==> flow/design.v <==
`timescale 1ns / 1ps
module sseg(
input clk,
input reset_n,
input [1:0] current_state,
input[3:0]min_cnt2,
input[3:0]min_cnt1,
input[2:0]sec_cnt2,
input[3:0]sec_cnt1,
input [2:0]switch_in,
output reg [6:0]   seg0,
output reg [6:0]   seg1,
output reg [6:0]   seg2,
output reg [6:0]   seg3
);
localparam up_wait = 2'b00;
localparam up_run = 2'b01;
localparam down_wait = 2'b10;
localparam down_run = 2'b11;
localparam d0 = 4'd0;
localparam d1 = 4'd1;
localparam d2 = 4'd2;
localparam d3 = 4'd3;    
localparam d4 = 4'd4;
localparam d5 = 4'd5;
localparam d6 = 4'd6;
localparam d7 = 4'd7;
localparam d8 = 4'd8;
localparam d9 = 4'd9;
localparam n0 = 7'b011_1111;
localparam n1 = 7'b000_0110;
localparam n2 = 7'b101_1011;
localparam n3 = 7'b100_1111;    
localparam n4 = 7'b110_0110;
localparam n5 = 7'b110_1101;
localparam n6 = 7'b111_1100;
localparam n7 = 7'b010_0111;
localparam n8 = 7'b111_1111;
localparam n9 = 7'b110_1111;
localparam nl = 7'b000_0000;
localparam no = 7'b100_0000;
reg lap_on;
always @(posedge clk or negedge reset_n) begin
    if(!reset_n) begin
        lap_on<=0;
    end
    else if(current_state==up_run||current_state==up_wait) begin
        if(switch_in==3)begin
            lap_on<=~lap_on;
        end
        else begin
            lap_on<=lap_on;
        end
    end
    else begin
        lap_on<=0;
    end
end
always @ (posedge clk or negedge reset_n)begin
    if(!reset_n)begin
        seg0<=no;
        seg1<=no;
        seg2<=no;
        seg3<=no;
    end
    else if(current_state==up_run)begin
        if(lap_on)begin
            if(switch_in==4)begin
                if (sec_cnt1==0)
                    seg0<=n0;
                else if(sec_cnt1==1)
                    seg0<=n1;
                else if(sec_cnt1==2)
                    seg0<=n2;
                else if(sec_cnt1==3)
                    seg0<=n3;
                else if(sec_cnt1==4)
                    seg0<=n4;
                else if(sec_cnt1==5)
                    seg0<=n5;
                else if(sec_cnt1==6)
                    seg0<=n6;
                else if(sec_cnt1==7)
                    seg0<=n7;
                else if(sec_cnt1==8)
                    seg0<=n8;
                else if(sec_cnt1==9)
                    seg0<=n9;
                else
                    seg0<=nl;
                if (sec_cnt2==0)
                    seg1<=n0;
                else if(sec_cnt2==1)
                    seg1<=n1;
                else if(sec_cnt2==2)
                    seg1<=n2;
                else if(sec_cnt2==3)
                    seg1<=n3;
                else if(sec_cnt2==4)
                    seg1<=n4;
                else if(sec_cnt2==5)
                    seg1<=n5;
                else if(sec_cnt2==6)
                    seg1<=n6;
                else if(sec_cnt2==7)
                    seg1<=n7;
                else if(sec_cnt2==8)
                    seg1<=n8;
                else if(sec_cnt2==9)
                    seg1<=n9;
                else
                    seg1<=nl;      
                if (min_cnt1==0)
                    seg2<=n0;
                else if(min_cnt1==1)
                    seg2<=n1;
                else if(min_cnt1==2)
                    seg2<=n2;
                else if(min_cnt1==3)
                    seg2<=n3;
                else if(min_cnt1==4)
                    seg2<=n4;
                else if(min_cnt1==5)
                    seg2<=n5;
                else if(min_cnt1==6)
                    seg2<=n6;
                else if(min_cnt1==7)
                    seg2<=n7;
                else if(min_cnt1==8)
                    seg2<=n8;
                else if(min_cnt1==9)
                    seg2<=n9;
                else
                    seg2<=nl;   
                if (min_cnt2==d0)
                    seg3<=n0;
                else if(min_cnt2==1)
                    seg3<=n1;
                else if(min_cnt2==2)
                    seg3<=n2;
                else if(min_cnt2==3)
                    seg3<=n3;
                else if(min_cnt2==4)
                    seg3<=n4;
                else if(min_cnt2==5)
                    seg3<=n5;
                else if(min_cnt2==6)
                    seg3<=n6;
                else if(min_cnt2==7)
                    seg3<=n7;
                else if(min_cnt2==8)
                    seg3<=n8;
                else if(min_cnt2==9)
                    seg3<=n9;
                else
                    seg3<=nl;     
            end
            else begin
                seg0<=seg0;
                seg1<=seg1;
                seg2<=seg2;
                seg3<=seg3;
            end
        end
        else begin
            if (sec_cnt1==0)
            seg0<=n0;
        else if(sec_cnt1==1)
            seg0<=n1;
        else if(sec_cnt1==2)
            seg0<=n2;
        else if(sec_cnt1==3)
            seg0<=n3;
        else if(sec_cnt1==4)
            seg0<=n4;
        else if(sec_cnt1==5)
            seg0<=n5;
        else if(sec_cnt1==6)
            seg0<=n6;
        else if(sec_cnt1==7)
            seg0<=n7;
        else if(sec_cnt1==8)
            seg0<=n8;
        else if(sec_cnt1==9)
            seg0<=n9;
        else
            seg0<=nl;
        if (sec_cnt2==0)
            seg1<=n0;
        else if(sec_cnt2==1)
            seg1<=n1;
        else if(sec_cnt2==2)
            seg1<=n2;
        else if(sec_cnt2==3)
            seg1<=n3;
        else if(sec_cnt2==4)
            seg1<=n4;
        else if(sec_cnt2==5)
            seg1<=n5;
        else if(sec_cnt2==6)
            seg1<=n6;
        else if(sec_cnt2==7)
            seg1<=n7;
        else if(sec_cnt2==8)
            seg1<=n8;
        else if(sec_cnt2==9)
            seg1<=n9;
        else
            seg1<=nl;      
        if (min_cnt1==0)
            seg2<=n0;
        else if(min_cnt1==1)
            seg2<=n1;
        else if(min_cnt1==2)
            seg2<=n2;
        else if(min_cnt1==3)
            seg2<=n3;
        else if(min_cnt1==4)
            seg2<=n4;
        else if(min_cnt1==5)
            seg2<=n5;
        else if(min_cnt1==6)
            seg2<=n6;
        else if(min_cnt1==7)
            seg2<=n7;
        else if(min_cnt1==8)
            seg2<=n8;
        else if(min_cnt1==9)
            seg2<=n9;
        else
            seg2<=nl;   
        if (min_cnt2==d0)
            seg3<=n0;
        else if(min_cnt2==1)
            seg3<=n1;
        else if(min_cnt2==2)
            seg3<=n2;
        else if(min_cnt2==3)
            seg3<=n3;
        else if(min_cnt2==4)
            seg3<=n4;
        else if(min_cnt2==5)
            seg3<=n5;
        else if(min_cnt2==6)
            seg3<=n6;
        else if(min_cnt2==7)
            seg3<=n7;
        else if(min_cnt2==8)
            seg3<=n8;
        else if(min_cnt2==9)
            seg3<=n9;
        else
            seg3<=nl;
        end
    end
    else begin
        if (sec_cnt1==0)
            seg0<=n0;
        else if(sec_cnt1==1)
            seg0<=n1;
        else if(sec_cnt1==2)
            seg0<=n2;
        else if(sec_cnt1==3)
            seg0<=n3;
        else if(sec_cnt1==4)
            seg0<=n4;
        else if(sec_cnt1==5)
            seg0<=n5;
        else if(sec_cnt1==6)
            seg0<=n6;
        else if(sec_cnt1==7)
            seg0<=n7;
        else if(sec_cnt1==8)
            seg0<=n8;
        else if(sec_cnt1==9)
            seg0<=n9;
        else
            seg0<=nl;
        if (sec_cnt2==0)
            seg1<=n0;
        else if(sec_cnt2==1)
            seg1<=n1;
        else if(sec_cnt2==2)
            seg1<=n2;
        else if(sec_cnt2==3)
            seg1<=n3;
        else if(sec_cnt2==4)
            seg1<=n4;
        else if(sec_cnt2==5)
            seg1<=n5;
        else if(sec_cnt2==6)
            seg1<=n6;
        else if(sec_cnt2==7)
            seg1<=n7;
        else if(sec_cnt2==8)
            seg1<=n8;
        else if(sec_cnt2==9)
            seg1<=n9;
        else
            seg1<=nl;      
        if (min_cnt1==0)
            seg2<=n0;
        else if(min_cnt1==1)
            seg2<=n1;
        else if(min_cnt1==2)
            seg2<=n2;
        else if(min_cnt1==3)
            seg2<=n3;
        else if(min_cnt1==4)
            seg2<=n4;
        else if(min_cnt1==5)
            seg2<=n5;
        else if(min_cnt1==6)
            seg2<=n6;
        else if(min_cnt1==7)
            seg2<=n7;
        else if(min_cnt1==8)
            seg2<=n8;
        else if(min_cnt1==9)
            seg2<=n9;
        else
            seg2<=nl;   
        if (min_cnt2==d0)
            seg3<=n0;
        else if(min_cnt2==1)
            seg3<=n1;
        else if(min_cnt2==2)
            seg3<=n2;
        else if(min_cnt2==3)
            seg3<=n3;
        else if(min_cnt2==4)
            seg3<=n4;
        else if(min_cnt2==5)
            seg3<=n5;
        else if(min_cnt2==6)
            seg3<=n6;
        else if(min_cnt2==7)
            seg3<=n7;
        else if(min_cnt2==8)
            seg3<=n8;
        else if(min_cnt2==9)
            seg3<=n9;
        else
            seg3<=nl;                                                           
    end
end
endmodule
# Tool chain data of sseg
# What the tools print for sseg, step after step.
# Lines are those of the file above, counted from 1.
# Cell names lack the library's common part.
design:
  design: "sseg"
  clk_port: "clk"
  library: "sky130hd"
  corner: "tt_025C_1v80"

# Word-level counts
# Counts by Yosys on the flattened word-level netlist (proc, flatten, opt, wreduce; memories kept). Register bits leave out memories and registers merged into their read ports (data or address). Print and check cells are left out. Cells with the same type and inputs are merged into one.
word_totals:
  word_cells: 103
  inputBits: 22
  reg_bits: 29
  out_inout_bits: 28
classes:
  n_logic: 1
  muxes: 52
  n_eq: 39
  reduce_logical: 6
ops:
  columns: ["op", "count"]
  rows:
  - ["7-bit 2-to-1 mux", 49]
  - ["4-bit by 3-bit == test with 1-bit output (second input constant)", 12]
  - ["4-bit by 2-bit == test with 1-bit output (second input constant)", 6]
  - ["4-bit == test (second input constant)", 6]
  - ["3-bit == test (second input constant)", 5]
  - ["4-bit by 1-bit == test with 1-bit output (second input constant)", 3]
  - ["4-bit zero test", 3]
  - ["3-bit by 2-bit == test with 1-bit output (second input constant)", 3]
  - ["6-bit 2-to-1 mux", 1]
  - ["3-bit by 1-bit == test with 1-bit output (second input constant)", 1]
  - ["3-bit by 2-bit != test with 1-bit output (second input constant)", 1]
  - ["3-bit zero test", 1]
  - ["2-bit by 1-bit == test with 1-bit output (second input constant)", 1]
  - ["2-bit by 1-bit != test with 1-bit output (second input constant)", 1]
  - ["2-bit zero test", 1]
  - ["1-bit 2-to-1 mux", 2]
  - ["1-bit logical OR", 1]
  - ["1-bit NOT", 1]

# Depth
# Longest topological path by Yosys (ltp), each cell counted once; first at word level (registers and memories cut), then after technology mapping (sequential cells cut; the memories' decode and read muxes count).
logic_depth:
  ltp_word: 14
  ABC_AREA: 0
  mapped_depth: 5
  mapped_depth_nobuf: 3

# Synthesis result
# Yosys stat after the flow's synthesis: flattened, memories mapped to cells. It holds for the ABC_AREA given above (unset counts as 0); a run with the other value may have another netlist.
# Totals and module areas in this step are rounded.
by_type:
  columns: ["cell", "count", "area_total_um2"]
  rows:
  - ["dfrtp_1", 25, 625.6]
  - ["mux2_2", 12, 135.13]
  - ["dfstp_2", 4, 105.101]
  - ["nand3_1", 18, 90.086]
  - ["o21ai_0", 16, 80.077]
  - ["o31ai_1", 10, 75.072]
  - ["a21oi_1", 9, 45.043]
  - ["clkbuf_1", 12, 45.043]
  - ["and2_1", 6, 37.536]
  - ["nand2b_1", 6, 37.536]
  - ["o41ai_2", 2, 32.531]
  - ["a21boi_0", 4, 30.029]
  - ["nor2_1", 7, 26.275]
  - ["o2bb2ai_1", 3, 26.275]
  - ["o311ai_0", 3, 26.275]
  - ["buf_6", 2, 22.522]
  - ["inv_1", 6, 22.522]
  - ["o22ai_1", 3, 18.768]
# Not listed: further types 15, cells in them 19.
synth_totals:
  yosys_area_um2: 1610
  buffers: 16
  ff_cells: 29
  cell_count: 167
  seq_area_um2: 731

# Timing after synthesis
# OpenSTA on the mapped netlist: ideal clock, no wires. The path of least setup slack (recovery checks aside). Input and output delay are each 20% of the period. Register names are those of the netlist, which keeps one name where synthesis merged equal registers.
synth_timing:
  path_kind: "input-to-reg"
  startpoint: "input port switch_in[1]"
  endpoint: "register seg1[2]"
  clock_period_ns: 1.69
  setup_time_ns: 0.129
  path_delay_ns: 1.200
  t_arrival_ns: 1.409
  path_stages: 5
  setup_slack_ns: 0.151
  input_delay_ns: 0.338
  path_buffers: 2
  required_ns: 1.561
  launch_ns: 0.338
  synth_period_reached_ns: 1.539
# "path_delay_ns" is the arrival time less input delay plus setup time.
# "path_stages" counts driving pins, that of a launching flip-flop among them; a cell with two outputs on the path counts twice.
# "synth_period_reached_ns" = period - worst setup slack (recovery checks aside). The figure is calculated, with input and output delays left at 20% of the set period.
# Between the ends stands the longest chain of elaborated cells between them, by number of cells; it is not shown to be the way that was timed. Of several equally long chains one is given.
# A line is the first line of the expression or statement that the cell stems from. Yosys adds cells for indexed reads and writes and turns some case tables into memories.
# A register here has more assigning lines than the two given.
synth_between:
  path_cell_list: "or3b_1 and2_1 buf_6 buf_6 o41a_1"
  elab_chain_len: 4
  cone_cells: 5
  cone_lines: 3
  classes_between: "eq/ne (2); mux (3)"
synth_rtl:
  columns: ["item", "line_no", "source"]
  rows:
  - ["start, declared", 10, "input [2:0]switch_in,"]
  - ["3-bit == test", 68, "if(switch_in==4)begin"]
  - ["7-bit 2-to-1 mux", 68, null]
  - ["7-bit 2-to-1 mux", 67, "if(lap_on)begin"]
  - ["7-bit 2-to-1 mux", 66, "else if(current_state==up_run)begin"]
  - ["end, assigned", 62, "seg1<=no;"]
  - ["end, assigned", 92, "seg1<=n0;"]
  - ["end, declared", 12, "output reg [6:0]   seg1,"]

# Timing after layout
# Path of least setup slack in the final report of entry B (OpenROAD, finished layout, wires in). Where an end is a register, its clock arrival counts in the times.
layout_timing:
  path_kind: "input-to-reg"
  startpoint: "input port switch_in[2]"
  endpoint: "register seg3[5]"
  input_delay_ns: 0.53
  required_ns: 2.79
  launch_ns: 0.53
  clock_period_ns: 2.63
  path_stages: 5
  path_buffers: 2
  setup_time_ns: 0.12
  t_arrival_ns: 2.10
  setup_slack_ns: 0.69
# Between the ends stands the longest chain of elaborated cells between them, by number of cells; it is not shown to be the way that was timed. Of several equally long chains one is given.
# A register here has more assigning lines than the two given.
layout_between:
  path_cell_list: "clkdlybuf4s50_1 or3b_1 and2_1 buf_4 o31ai_1"
  elab_chain_len: 4
  cone_cells: 5
  cone_lines: 3
  classes_between: "eq/ne (2); mux (3)"
layout_rtl:
  columns: ["item", "line_no", "source"]
  rows:
  - ["start, declared", 10, "input [2:0]switch_in,"]
  - ["3-bit == test", 68, "if(switch_in==4)begin"]
  - ["7-bit 2-to-1 mux", 68, null]
  - ["7-bit 2-to-1 mux", 67, "if(lap_on)begin"]
  - ["7-bit 2-to-1 mux", 66, "else if(current_state==up_run)begin"]
  - ["end, assigned", 64, "seg3<=no;"]
  - ["end, assigned", 136, "seg3<=n0;"]
  - ["end, declared", 14, "output reg [6:0]   seg3"]

# Record of 2 stored runs of the RTL-to-layout flow on sseg, platform sky130hd. The runs are unordered. Constraints: input delay and output delay 20% of the set period each, output load 0.01 pF.
# "achievedPeriod_ns" is the run's clock period less its worst setup slack. It is reckoned from that one timing run; input and output delays stay at 20% of the period that was set.
# By "worstPathTime_ns" is meant the share of the clock period that the worst setup path is allowed (20% is reserved at inputs, 20% at outputs), minus its slack. Clock arrival times at its registers enter into it.
# "power.total_w": no workload was simulated; the value follows from the tool's default switching activity.
# Measured values are rounded.
runs:
  - name: "entry A"
    settings:
      period_ns: 1.33
      CORE_UTILIZATION: 43
      PLACE_DENSITY_LB_ADDON: 0.23
      CORE_MARGIN: 5
      CELL_PAD_IN_SITES_DETAIL_PLACEMENT: 2
      TNS_END_PERCENT: 80
      GPL_TIMING_DRIVEN: 0
      GPL_ROUTABILITY_DRIVEN: 1
      CAP_MARGIN: 30
      MIN_ROUTING_LAYER: "met2"
      SLEW_MARGIN: 20
    outcome: "incomplete, clock tree synthesis halted on DPL-0033"
  - name: "entry B"
    settings:
      period_ns: 2.63
      CORE_UTILIZATION: 31
      SETUP_SLACK_MARGIN: -0.06
      PLACE_DENSITY_LB_ADDON: 0.26
      CORE_ASPECT_RATIO: 0.66
      CORE_MARGIN: 2
      CELL_PAD_IN_SITES_DETAIL_PLACEMENT: 2
      GPL_ROUTABILITY_DRIVEN: 0
      CTS_CLUSTER_SIZE: 17
      CAP_MARGIN: 20
      SLEW_MARGIN: 20
    results:
      yosys_chip_area_um2: 1610
      final_die_area_um2: 5810
      finish.utilization_pct: 44.5
      worst_setup_slack_ns: 0.686
      holdWs_ns: 0.497
      power.total_w: 0.00119
      achievedPeriod_ns: 1.944
      worstPathTime_ns: 1.42
      critical_path_kind: "input-to-reg"
