==> flow/design.v <==
`timescale 1ns / 1ps
module state_machine
(
input clk,
input reset_n,
input [2:0]switch_in,
input mode,
output reg [1:0] current_state,
output reg [15:0] timeout,
output reg [1:0] cnt
);
reg [2:0]switch_buffer1;
reg [2:0]switch_true;
localparam up_wait = 2'b00;
localparam up_run = 2'b01;
localparam down_wait = 2'b10;
localparam down_run = 2'b11;
reg [1:0] next_state;
always@(posedge clk) begin
    switch_buffer1<= switch_in;
end
always@(posedge clk) begin
    if(switch_in==switch_buffer1)begin
        switch_true<=0;
    end
    else begin
        switch_true<=switch_in;
    end
end
always@(posedge clk or negedge reset_n) 
begin
	if (!reset_n) begin
		current_state <= up_wait;
	end
	else begin
		current_state <= next_state;
	end
end
always@(*)
begin
	case(current_state)
	up_wait : if(mode==0)begin
	       next_state = down_wait;
	   end
	   else if(switch_true==3'd01) begin
			next_state = up_run;
	   end
	   else begin
			next_state = up_wait;
	   end
	up_run : if(mode==0)begin
	       next_state = down_wait;
	   end 
	   else if(switch_true==3'd01||switch_true==3'd02) begin
			next_state = up_wait;
	   end
	   else begin
			next_state = up_run;
	   end
	down_wait : if(mode==1) begin
	       next_state=up_wait;
	   end
	   else if (switch_true==3'd01) begin
			next_state = down_run;
	   end
	   else begin
			next_state = down_wait;
	   end
	down_run :if(mode==1)begin
	       next_state = up_wait;
	   end 
	   else if(switch_true==3'd01||switch_true==3'd02) begin
			next_state = down_wait;
	   end
	   else begin
			next_state = down_run;
	   end
	endcase
end
always@(posedge clk or negedge reset_n)
begin
    if(!reset_n)begin
        cnt<=0;
    end
	else if (current_state==up_run||current_state==down_run)begin
		cnt<=0;
	end
	else if(switch_true==3'd2) begin
	   cnt<=0;
	end
	else if (switch_true==3'd3)begin
	    if(cnt==3'd3)begin
	       cnt<=0;
	    end
	    else begin
		cnt<=cnt+1;
		end
	end
	else begin
		cnt <= cnt;
	end
end
always@(posedge clk)
begin
	if(current_state==down_wait)begin
	        if(switch_true==4'd2)begin
	           timeout[15:0] <= 16'b0000_0000_0000_0000;
	        end
			else if(switch_true==4'd4)begin
			    if (cnt==0)begin
			         if(timeout[15:12]==9)begin
			             timeout[15:12]<=0;
			         end
			         else begin
			         timeout[15:12]<=timeout[15:12]+1;
			         end
			    end
			    else if (cnt==1)begin
			         if(timeout[11:8]==9)begin
			             timeout[11:8]<=0;
			         end
			         else begin
			         timeout[11:8]<=timeout[11:8]+1;
			         end
			    end
			    else if (cnt==2)begin
			         if(timeout[7:4]==9)begin
			             timeout[7:4]<=0;
			         end
			         else begin
			         timeout[7:4]<=timeout[7:4]+1;
			         end
			    end
			    else begin
			         if(timeout[3:0]==9)begin
			             timeout[3:0]<=0;
			         end
			         else begin
			         timeout[3:0]<=timeout[3:0]+1;
			         end
			    end
			end
			else begin
				if (cnt==0)begin
			         timeout[15:12]<= timeout[15:12];
			    end
			    else if (cnt==1)begin
			         timeout[11:8]<= timeout[11:8];
			    end
			    else if (cnt==2)begin
			         timeout[7:4]<= timeout[7:4];
			    end
			    else begin
			         timeout[3:0]<= timeout[3:0];
			    end
			end
	end
	else if (current_state==down_run)begin
	   if(switch_true==4'd2) begin
	       timeout[15:0] <= 16'b0000_0000_0000_0000;
	   end
	   else begin
	       timeout[15:0] <= timeout[15:0];
	   end
	end
	else begin
	timeout[15:0] <= 16'b0000_0000_0000_0000; 
	end
end
endmodule
Step by step through the tools: state_machine
The steps from the RTL of state_machine to its reports follow in flow order.
Lines are those of the file above, counted from 1.
Operators carry their Yosys type and port widths (W data, S select, Z words).
Library cell names are shortened.
{"block": "inputs", "top_module": "state_machine", "clk_port": "clk", "cell_library": "sky130hd", "pvt_corner": "tt_025C_1v80"}

Elaborated design
Counts by Yosys on the flattened word-level netlist (proc, flatten, opt, wreduce; memories kept). Register bits leave out memories and registers merged into their read ports (data or address). Print and check cells are left out.
{"block": "classes", "add_sub_neg": 5, "eq_ne": 23, "muxes": 40, "reduce_and_logical": 9}
{"block": "op_table", "operator": "$mux W4", "count": 27}
{"block": "op_table", "operator": "$ne A3 B3 Y1 const B", "count": 7}
{"block": "op_table", "operator": "$add A4 B1 Y4 const B", "count": 4}
{"block": "op_table", "operator": "$eq A4 B4 Y1 const B", "count": 4}
{"block": "op_table", "operator": "$mux W2", "count": 8}
{"block": "op_table", "operator": "$reduce_and A5 Y1", "count": 2}
{"block": "op_table", "operator": "$eq A2 B2 Y1 const B", "count": 4}
{"block": "op_table", "operator": "$pmux W2 S4", "count": 1}
{"block": "op_table", "operator": "$eq A3 B2 Y1 const B", "count": 2}
{"block": "op_table", "operator": "$eq A2 B1 Y1 const B", "count": 2}
{"block": "op_table", "operator": "$logic_not A2 Y1", "count": 2}
{"block": "op_table", "operator": "$reduce_and A4 Y1", "count": 1}
{"block": "op_table", "operator": "$mux W1", "count": 4}
{"block": "op_table", "operator": "$eq A3 B1 Y1 const B", "count": 1}
{"block": "op_table", "operator": "$ne A3 B2 Y1 const B", "count": 1}
{"block": "op_table", "operator": "$eq A3 B3 Y1", "count": 1}
{"block": "op_table", "operator": "$eq A3 B3 Y1 const B", "count": 1}
{"block": "op_table", "operator": "$reduce_and A3 Y1", "count": 1}
{"block": "op_table", "operator": "$reduce_bool A3 Y1", "count": 1}
{"block": "op_table", "operator": "$logic_or A1 B1 Y1", "count": 2}
{"block": "op_table", "operator": "$add A2 B1 Y2 const B", "count": 1}
{"block": "bits", "reg_bits": 26, "inputBits": 6, "out_inout_bits": 20, "wordCells": 85}

Depth
Depth = most cells in a row (Yosys ltp): at word level without a register or memory, in the mapped netlist without a sequential cell, where the memories' decode and read muxes count.
{"block": "depth", "ltp_word": 8, "ABC_AREA": 0, "mapped_depth": 5, "ltp_nobuf": 5}

Netlist
The flow's flattened synthesis, as Yosys stat reports it; memories are mapped. The netlist is that of the ABC_AREA named above (0 if unset); the other value can give another one.
Totals and module areas in this step are rounded.
{"block": "mapped", "cell_count": 129, "area_um2": 1400, "sequential_area_um2": 700, "ff_cells": 26}
{"block": "by_type", "cell": "edfxtp_1", "count": 16}
{"block": "by_type", "cell": "ha_1", "count": 12}
{"block": "by_type", "cell": "dfxtp_1", "count": 6}
{"block": "by_type", "cell": "dfrtp_1", "count": 4}
{"block": "by_type", "cell": "nand3_1", "count": 8}
{"block": "by_type", "cell": "nor3_1", "count": 8}
{"block": "by_type", "cell": "inv_1", "count": 10}
{"block": "by_type", "cell": "nor2_1", "count": 10}
{"block": "by_type", "cell": "a21oi_1", "count": 7}
{"block": "by_type", "cell": "xnor2_1", "count": 4}
{"block": "by_type", "cell": "a31oi_1", "count": 5}
{"block": "by_type", "cell": "mux2i_1", "count": 3}
{"block": "by_type", "cell": "nand2_1", "count": 8}
{"block": "by_type", "cell": "nand4b_1", "count": 3}
{"block": "by_type", "cell": "o211ai_4", "count": 1}
{"block": "by_type", "cell": "and2_1", "count": 3}
{"block": "by_type", "cell": "or3b_1", "count": 2}
{"block": "by_type", "cell": "a21o_1", "count": 2}
Other cell types: 13; their cells: 17.

Worst setup path after synthesis
Path of least setup slack by OpenSTA after synthesis, without wires, with an ideal clock, recovery checks aside; 20% of the period is set as input and as output delay. Where synthesis merged equal registers, the netlist keeps one of their names.
{"block": "synth_path", "kind": "reg-to-reg", "from": "reg cnt[0]", "to": "reg timeout[12]", "period_ps": 1450, "setup_ps": 361, "t_first_pin_ps": 0, "arrival_ps": 1128, "required_time_ps": 1089, "slack_ps": -39, "delay_ps": 1489, "driving_pins": 5, "path_buffers": 0, "synth_period_reached_ps": 1489}
"delay_ps" is the arrival time less input delay plus setup time.
"driving_pins" counts driving pins, that of a launching flip-flop among them; a cell with two outputs on the path counts twice.
"synth_period_reached_ps" = period - worst setup slack (recovery checks aside). The figure is calculated, with input and output delays left at 20% of the set period.
Between the ends stands the longest chain of elaborated cells between them, by number of cells; it is not shown to be the way that was timed. Of several equally long chains one is given.
A line is the first line of the expression or statement that the cell stems from. Yosys adds cells for indexed reads and writes and turns some case tables into memories.
A register here has more assigning lines than the two given.
Only ways into the end's enable, where the timed path ends, are counted here.
{"block": "synth_between", "cell_sequence": "dfrtp_1 inv_1 ha_1 a31oi_1 o21ai_0", "elab_chain_len": 3}
{"block": "synth_lines", "element": "start, declared", "line_no": 10, "source": "output reg [1:0] cnt"}
{"block": "synth_lines", "element": "start, assigned", "line_no": 96, "source": "cnt<=cnt+1;"}
{"block": "synth_lines", "element": "start, assigned", "line_no": 100, "source": "cnt <= cnt;"}
{"block": "synth_lines", "element": "$logic_not A2 Y1", "line_no": 110, "source": "if (cnt==0)begin"}
{"block": "synth_lines", "element": "$ne A3 B3 Y1"}
{"block": "synth_lines", "element": "$reduce_and A3 Y1"}
{"block": "synth_lines", "element": "end, assigned", "line_no": 115, "source": "timeout[15:12]<=timeout[15:12]+1;"}
{"block": "synth_lines", "element": "end, assigned", "line_no": 145, "source": "timeout[15:12]<= timeout[15:12];"}
{"block": "synth_lines", "element": "end, declared", "line_no": 9, "source": "output reg [15:0] timeout,"}

Timing after layout
From the final timing report of record 1: the path of least setup slack in the routed layout; clock arrival at registers is part of the times.
The report prints the path's times to 10 ps; the period is as set.
{"block": "layout_path", "kind": "reg-to-reg", "from": "reg timeout[8]", "to": "reg timeout[11]", "period_ps": 976, "setup_ps": 160, "t_first_pin_ps": 260, "arrival_ps": 1470, "required_time_ps": 1080, "slack_ps": -390, "driving_pins": 5, "path_buffers": 1}
Between the ends stands the longest chain of elaborated cells between them, by number of cells; it is not shown to be the way that was timed. Of several equally long chains one is given.
A register here has more assigning lines than the two given.
{"block": "layout_between", "cell_sequence": "edfxtp_1 buf_6 ha_4 or3b_1 a31oi_1", "elab_chain_len": 7}
{"block": "layout_lines", "element": "start, declared", "line_no": 9, "source": "output reg [15:0] timeout,"}
{"block": "layout_lines", "element": "start, assigned", "line_no": 123, "source": "timeout[11:8]<=timeout[11:8]+1;"}
{"block": "layout_lines", "element": "start, assigned", "line_no": 148, "source": "timeout[11:8]<= timeout[11:8];"}
{"block": "layout_lines", "element": "$add A4 B1 Y4", "line_no": 123}
{"block": "layout_lines", "element": "$mux W4", "line_no": 119, "source": "if(timeout[11:8]==9)begin"}
{"block": "layout_lines", "element": "$mux W4", "line_no": 118, "source": "else if (cnt==1)begin"}
{"block": "layout_lines", "element": "$mux W4", "line_no": 110, "source": "if (cnt==0)begin"}
{"block": "layout_lines", "element": "$mux W4", "line_no": 109, "source": "else if(switch_true==4'd4)begin"}
{"block": "layout_lines", "element": "$mux W4", "line_no": 106, "source": "if(switch_true==4'd2)begin"}
{"block": "layout_lines", "element": "$mux W4", "line_no": 105, "source": "if(current_state==down_wait)begin"}
{"block": "layout_lines", "element": "end, assigned", "line_no": 123}
{"block": "layout_lines", "element": "end, assigned", "line_no": 148}
{"block": "layout_lines", "element": "end, declared", "line_no": 9}

Ticket comment

Stored flow runs of state_machine (2 of them; Yosys, OpenROAD, sky130hd). They differ in their settings and are not a sequence. Constraints: input delay and output delay 20% of the set period each, output load 0.01 pF.
"clock_period_reached_ps" is the run's clock period less its worst setup slack. It is reckoned from that one timing run; input and output delays stay at 20% of the period that was set.
By "worst_path_allowed_less_slack_ps" is meant the share of the clock period that the worst setup path is allowed (20% is reserved at inputs, 20% at outputs), minus its slack. Clock arrival times at its registers enter into it.
By "design_power_w" is meant OpenSTA's value without simulated activity: inputs other than the clock are taken to toggle once in ten clock periods, and the tool carries that through the logic.
"worst_path_allowed_less_slack_ps" is given in steps of 10 ps.
The results are shown rounded.

{"run": "record 1", "settings": { "period_ns": 0.976, "CORE_UTILIZATION": 21, "PLACE_DENSITY_LB_ADDON": 0.06, "CORE_ASPECT_RATIO": 1.76, "CELL_PAD_IN_SITES_DETAIL_PLACEMENT": 1, "TNS_END_PERCENT": 85, "ABC_AREA": 0, "CTS_CLUSTER_SIZE": 89, "CTS_CLUSTER_DIAMETER": 358, "CAP_MARGIN": 20, "CORE_MARGIN": 2, "SLEW_MARGIN": 20 }, "results": { "yosys.chip_area_um2": 1400, "die_um2": 7300, "finish.stdcell_area_um2": 2600, "final_util_pct": 41, "setup_ws_ps": -390, "final_setup_tns_ps": -13000, "design_power_w": 0.0042, "clock_period_reached_ps": 1364, "worst_path_allowed_less_slack_ps": 1360, "worstPathKind": "reg-to-reg" }}
{"run": "record 2", "settings": { "period_ns": 1.19, "CORE_UTILIZATION": 69, "SETUP_SLACK_MARGIN": -0.09, "PLACE_DENSITY": 0.65, "CELL_PAD_IN_SITES_DETAIL_PLACEMENT": 0, "GPL_TIMING_DRIVEN": 0, "CTS_CLUSTER_SIZE": 39, "CTS_CLUSTER_DIAMETER": 330, "SLEW_MARGIN": 0, "MIN_ROUTING_LAYER": "met1", "CAP_MARGIN": 20, "CORE_MARGIN": 2 }, "outcome": "incomplete, clock tree synthesis halted on DPL-0038"}
